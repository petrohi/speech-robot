==> flow/design.v <==
`timescale 1ps/1ps
module adcs747x_to_axism
    #(
    parameter DATA_WIDTH = 16,
    parameter PACKET_SIZE = 128,
    parameter SPI_SCK_DIV = 200
)
    (
    output wire SPI_SSN,
    output wire SPI_SCK,
    input wire SPI_MISO,
    input wire AXIS_ACLK,
    input wire AXIS_ARESETN,
    output wire M_AXIS_TVALID,
    output wire [15:0] M_AXIS_TDATA,
    output wire [1:0] M_AXIS_TSTRB,
    output wire M_AXIS_TLAST,
    input wire M_AXIS_TREADY
);
    localparam SPI_SCK_PERIOD_DIV = SPI_SCK_DIV / 2;
    reg [$clog2(SPI_SCK_PERIOD_DIV) - 1:0] spi_sck_counter;
    reg spi_sck;
    reg spi_sck_last;
    reg [$clog2(DATA_WIDTH) - 1:0] spi_ssn_counter;
    reg spi_ssn;
    reg spi_ssn_last;
    reg [DATA_WIDTH - 1:0] spi_sample;
    reg [DATA_WIDTH - 1:0] m_axis_tdata;
    reg m_axis_tvalid;
    reg m_axis_tlast;
    reg [$clog2(PACKET_SIZE) - 1:0] packet_counter;
    always@(posedge AXIS_ACLK) begin
        if(!AXIS_ARESETN) begin
            spi_ssn_counter <= 0;
            spi_ssn <= 0;
            spi_ssn_last <= 0;
            spi_sck_counter <= 0;
            spi_sck <= 0;
            spi_sck_last <= 0;
            m_axis_tvalid <= 1'b0;
            m_axis_tlast <= 1'b0;
            m_axis_tdata <= {DATA_WIDTH{1'b0}};
            packet_counter <= 0;
        end else begin
            if (spi_sck_counter == SPI_SCK_PERIOD_DIV - 1) begin
                spi_sck <= !spi_sck;
                spi_sck_counter <= 0;
            end else begin
                spi_sck_counter <= spi_sck_counter + 1;
            end
            if (!spi_sck_last && spi_sck) begin
                spi_sample <= {spi_sample[DATA_WIDTH - 2:0], SPI_MISO};
            end
            if (spi_sck_last && !spi_sck) begin
                if (spi_ssn_counter == DATA_WIDTH - 1) begin
                    spi_ssn <= !spi_ssn;
                    spi_ssn_counter <= 0;
                end else begin
                    spi_ssn_counter <= spi_ssn_counter + 1;
                end
            end
            if (!spi_ssn_last && spi_ssn) begin
                m_axis_tvalid <= 1'b1;
                m_axis_tlast <= 1'b0;
                if (M_AXIS_TREADY) begin
                    if (packet_counter == PACKET_SIZE - 1) begin
                        m_axis_tlast <= 1'b1;
                        packet_counter <= 0;
                    end else begin
                        packet_counter <= packet_counter + 1;
                    end
                end
                m_axis_tdata <= spi_sample;
            end else begin
                m_axis_tvalid <= 1'b0;
                m_axis_tlast <= 1'b0;
            end
            spi_ssn_last <= spi_ssn;
            spi_sck_last <= spi_sck;
        end
    end
    assign SPI_SCK = spi_sck;
    assign SPI_SSN = spi_ssn;
    assign M_AXIS_TSTRB = 2'b1;
    assign M_AXIS_TVALID = m_axis_tvalid;
    assign M_AXIS_TLAST = m_axis_tlast;
    assign M_AXIS_TDATA = m_axis_tdata;
endmodule
=== Tool chain data of adcs747x_to_axism ===
Tool output for the design above, in the order of the flow.
Line numbers count from 1 in the design file above.
Operators carry their Yosys type and port widths (W data, S select, Z words).
Not given: -

* Design top: adcs747x_to_axism
* Clock input: AXIS_ACLK
* Library: sky130hd
* Timing corner: tt_025C_1v80

=== Elaborated design ===
Yosys after proc, flatten, opt, wreduce and memory -nomap, before mapping. Enables and synchronous resets that opt folds into registers are not counted as muxes. Memory bits, and registers merged into a memory's read port (data or address), are not among the register bits. Print and check cells are not counted. Equal cells are merged and count once.

* Reduce/logical cells: 12
* Eq/ne operators: 3
* Muxes and demuxes: 4
* $add $sub $neg: 3
* Bitwise logic cells: 1

{| class="wikitable"
|+ Operators with widths
! kind !! count
|-
| $add A7 B1 Y7 const B || 2
|-
| $eq A7 B7 Y1 const B || 2
|-
| $mux W7 || 1
|-
| $reduce_and A2 Y1 || 3
|-
| $logic_not A1 Y1 || 4
|-
| $add A4 B1 Y4 const B || 1
|-
| $eq A4 B4 Y1 const B || 1
|-
| $mux W4 || 1
|-
| $logic_and A1 B1 Y1 || 3
|-
| $reduce_and A3 Y1 || 1
|-
| $reduce_or A2 Y1 || 1
|-
| $mux W1 || 2
|-
| $not A1 Y1 || 1
|}

* Bits in registers: 56
* Word-level cells: 34

=== Logic depth ===
Longest topological path by Yosys (ltp), each cell counted once; first at word level (registers and memories cut), then after technology mapping (sequential cells cut; the memories' decode and read muxes count).

* Depth after elaboration: 3
* ABC_AREA: 0
* Depth in mapped cells: 5
* Mapped depth without buffers: 4

=== Synthesis result ===
Source: synth_stat.txt of the flow (Yosys; design flattened, memories mapped). It holds for the ABC_AREA given above (unset counts as 0); a run with the other value may have another netlist.
Totals and module areas in this step are rounded.

{| class="wikitable"
|+ Cell types
! cell !! count !! area in all (µm²)
|-
| sky130_fd_sc_hd__dfxtp_1 || 40 || 800.768
|-
| sky130_fd_sc_hd__edfxtp_1 || 16 || 480.461
|-
| sky130_fd_sc_hd__nand2_1 || 39 || 146.39
|-
| sky130_fd_sc_hd__a21oi_1 || 29 || 145.139
|-
| sky130_fd_sc_hd__or3_1 || 7 || 43.792
|-
| sky130_fd_sc_hd__nand3_1 || 8 || 40.038
|-
| sky130_fd_sc_hd__ha_1 || 3 || 37.536
|-
| sky130_fd_sc_hd__o21ai_0 || 7 || 35.034
|-
| sky130_fd_sc_hd__xor2_1 || 4 || 35.034
|-
| sky130_fd_sc_hd__nor2_1 || 9 || 33.782
|-
| sky130_fd_sc_hd__clkbuf_1 || 6 || 22.522
|-
| sky130_fd_sc_hd__nand3b_1 || 3 || 22.522
|-
| sky130_fd_sc_hd__o31ai_1 || 3 || 22.522
|-
| sky130_fd_sc_hd__or4_1 || 3 || 22.522
|-
| sky130_fd_sc_hd__o41ai_2 || 1 || 16.266
|-
| sky130_fd_sc_hd__buf_4 || 2 || 15.014
|-
| sky130_fd_sc_hd__or4b_4 || 1 || 13.763
|-
| sky130_fd_sc_hd__and2_1 || 2 || 12.512
|}

Not listed: further types 12, cells in them 17.

* Flip-flops: 56
* Buffer cells: 9
* Cell count: 200
* Chip area (Yosys): 0.002 mm²

=== Worst setup path after synthesis ===
OpenSTA on the mapped netlist: ideal clock, no wires. The path of least setup slack (recovery checks aside). Input and output delay are each 20% of the period. Register names are those of the netlist, which keeps one name where synthesis merged equal registers.

* Path kind: flip-flop to flip-flop
* From: register spi_sck
* To: register spi_sample[0]
* Stages on the path: 3
* Clock period: 1.86 ns
* Path delay: 1.720 ns
* Arrival time: 1.330 ns
* Data required time: 1.470 ns
* Setup slack: 0.140 ns
* Setup time: 0.390 ns
* Launch time at the first pin: 0.000 ns
* Synthesis period reached: 1.72 ns

"path delay" = arrival - input delay + setup time.
"stages on the path": output pins that drive a net of the path, with the launching flip-flop's if there is one; two outputs of one cell count as two.
"synthesis period reached" is the clock period less the worst setup slack; recovery checks do not enter. This is arithmetic on one report: input and output delays are still those of the set period (20% each).
The rows between start and end are the longest chain of elaborated cells between them; the timing report does not say that the signal goes this way. Where chains are equally long, one stands for them.
Each line given opens the expression or statement behind the cell; cells for indexed reads and writes are added by Yosys, which also makes memories of some case tables.

* Cells stage by stage: sky130_fd_sc_hd__dfxtp_1 sky130_fd_sc_hd__and2_1 sky130_fd_sc_hd__nor2b_1
* Length of the longest elaborated chain: 2

{| class="wikitable"
|+ Ends and longest elaborated chain, post-synthesis
! what !! RTL line !! text
|-
| start: declaration || 22 || <nowiki>reg spi_sck;</nowiki>
|-
| start: assignment || 38 || <nowiki>spi_sck <= 0;</nowiki>
|-
| start: assignment || 46 || <nowiki>spi_sck <= !spi_sck;</nowiki>
|-
| $logic_and A1 B1 Y1 || 51 || <nowiki>if (!spi_sck_last && spi_sck) begin</nowiki>
|-
| $reduce_and A2 Y1 || - ||
|-
| end: assignment || 52 || <nowiki>spi_sample <= {spi_sample[DATA_WIDTH - 2:0], SPI_MISO};</nowiki>
|-
| end: declaration || 27 || <nowiki>reg [DATA_WIDTH - 1:0] spi_sample;</nowiki>
|}

=== Path in the finished layout ===
Path of least setup slack in the final report of stored run 1 (OpenROAD, finished layout, wires in). Where an end is a register, its clock arrival counts in the times.

* Path kind: flip-flop to output port
* From: register spi_ssn
* To: output SPI_SSN
* Arrival time: 1.35 ns
* Clock period: 1.84 ns
* External output delay: 0.37 ns
* Stages on the path: 2
* Launch time at the first pin: 0.31 ns
* Setup slack: 0.12 ns
* Data required time: 1.47 ns

* Cells stage by stage: sky130_fd_sc_hd__dfxtp_1 sky130_fd_sc_hd__clkdlybuf4s50_1
* Length of the longest elaborated chain: 0

{| class="wikitable"
|+ Ends and longest elaborated chain, after layout
! what !! RTL line !! text
|-
| start: declaration || 25 || <nowiki>reg spi_ssn;</nowiki>
|-
| start: assignment || 35 || <nowiki>spi_ssn <= 0;</nowiki>
|-
| start: assignment || 56 || <nowiki>spi_ssn <= !spi_ssn;</nowiki>
|-
| end: declaration || 9 || <nowiki>output wire SPI_SSN,</nowiki>
|}

FLOW RESULTS
============

Measured results for adcs747x_to_axism: 2 stored runs of the Yosys and OpenROAD flow on sky130hd. The settings differ; the order carries no meaning. The constraints put input and output delay at 20% of the set period each and load the outputs with 0.01 pF.
"achieved clock period": clock period set for the run, less the worst setup slack. It is reckoned from that one timing run; input and output delays stay at 20% of the period that was set.
"power" is the tool's figure for a default switching activity; nothing was simulated.
Values from the reports are rounded here.

Stored run 1
==> flow/run.sh <==
#!/bin/bash
# the make line also repeats the synthesis and layout settings of config.mk as NAME=value (left out here)
make -C /OpenROAD-flow-scripts/flow DESIGN_CONFIG=/design/flow/config.mk WORK_HOME=/design/flow/orfs CLKGATE_MAP_FILE= finish
==> flow/config.mk <==
export PLATFORM = sky130hd
export DESIGN_NAME = adcs747x_to_axism
export DESIGN_NICKNAME = adcs747x_to_axism
export VERILOG_FILES = /design/flow/design.v
export SDC_FILE = /design/flow/constraint.sdc
export NUM_CORES = 4
export LEC_CHECK = 0
export CAP_MARGIN = 20
export CORE_MARGIN = 8
export CORE_UTILIZATION = 22
export GPL_ROUTABILITY_DRIVEN = 0
export MAX_ROUTING_LAYER = met4
export SLEW_MARGIN = 20
==> flow/constraint.sdc <==
create_clock -name core_clock -period 1.84 [get_ports {AXIS_ACLK}]
set_input_delay 0.3680 -clock core_clock [delete_from_list [all_inputs] [get_ports {AXIS_ACLK}]]
set_output_delay 0.3680 -clock core_clock [all_outputs]
set_load 0.01 [all_outputs]

==> results of stored run 1 <==
chip area after synthesis (Yosys): 0.002 mm²
die area: 0.013 mm²
standard-cell area of the final layout: 0.0026 mm²
utilization: 28%
worst setup slack after layout: 0.12 ns
worst hold slack: 0.46 ns
power: 2,000 µW
achieved clock period: 1.715 ns

Stored run 2
==> flow/run.sh <==
#!/bin/bash
# the make line also repeats the synthesis and layout settings of config.mk as NAME=value (left out here)
make -C /OpenROAD-flow-scripts/flow DESIGN_CONFIG=/design/flow/config.mk WORK_HOME=/design/flow/orfs CLKGATE_MAP_FILE= finish
==> flow/config.mk <==
export PLATFORM = sky130hd
export DESIGN_NAME = adcs747x_to_axism
export DESIGN_NICKNAME = adcs747x_to_axism
export VERILOG_FILES = /design/flow/design.v
export SDC_FILE = /design/flow/constraint.sdc
export NUM_CORES = 4
export LEC_CHECK = 0
export CAP_MARGIN = 20
export CELL_PAD_IN_SITES_DETAIL_PLACEMENT = 0
export CORE_ASPECT_RATIO = 1.31
export CORE_MARGIN = 5
export CORE_UTILIZATION = 58
export CTS_CLUSTER_SIZE = 97
export GPL_TIMING_DRIVEN = 1
export PLACE_DENSITY_LB_ADDON = 0.17
export SETUP_SLACK_MARGIN = -0.25
export SLEW_MARGIN = 30
==> flow/constraint.sdc <==
create_clock -name core_clock -period 3.7 [get_ports {AXIS_ACLK}]
set_input_delay 0.7400 -clock core_clock [delete_from_list [all_inputs] [get_ports {AXIS_ACLK}]]
set_output_delay 0.7400 -clock core_clock [all_outputs]
set_load 0.01 [all_outputs]

==> results of stored run 2 <==
chip area after synthesis (Yosys): 0.002 mm²
die area: 0.0048 mm²
standard-cell area of the final layout: 0.0024 mm²
utilization: 71%
worst setup slack after layout: 1.6 ns
worst hold slack: 0.45 ns
power: 1,000 µW
achieved clock period: 2.104 ns
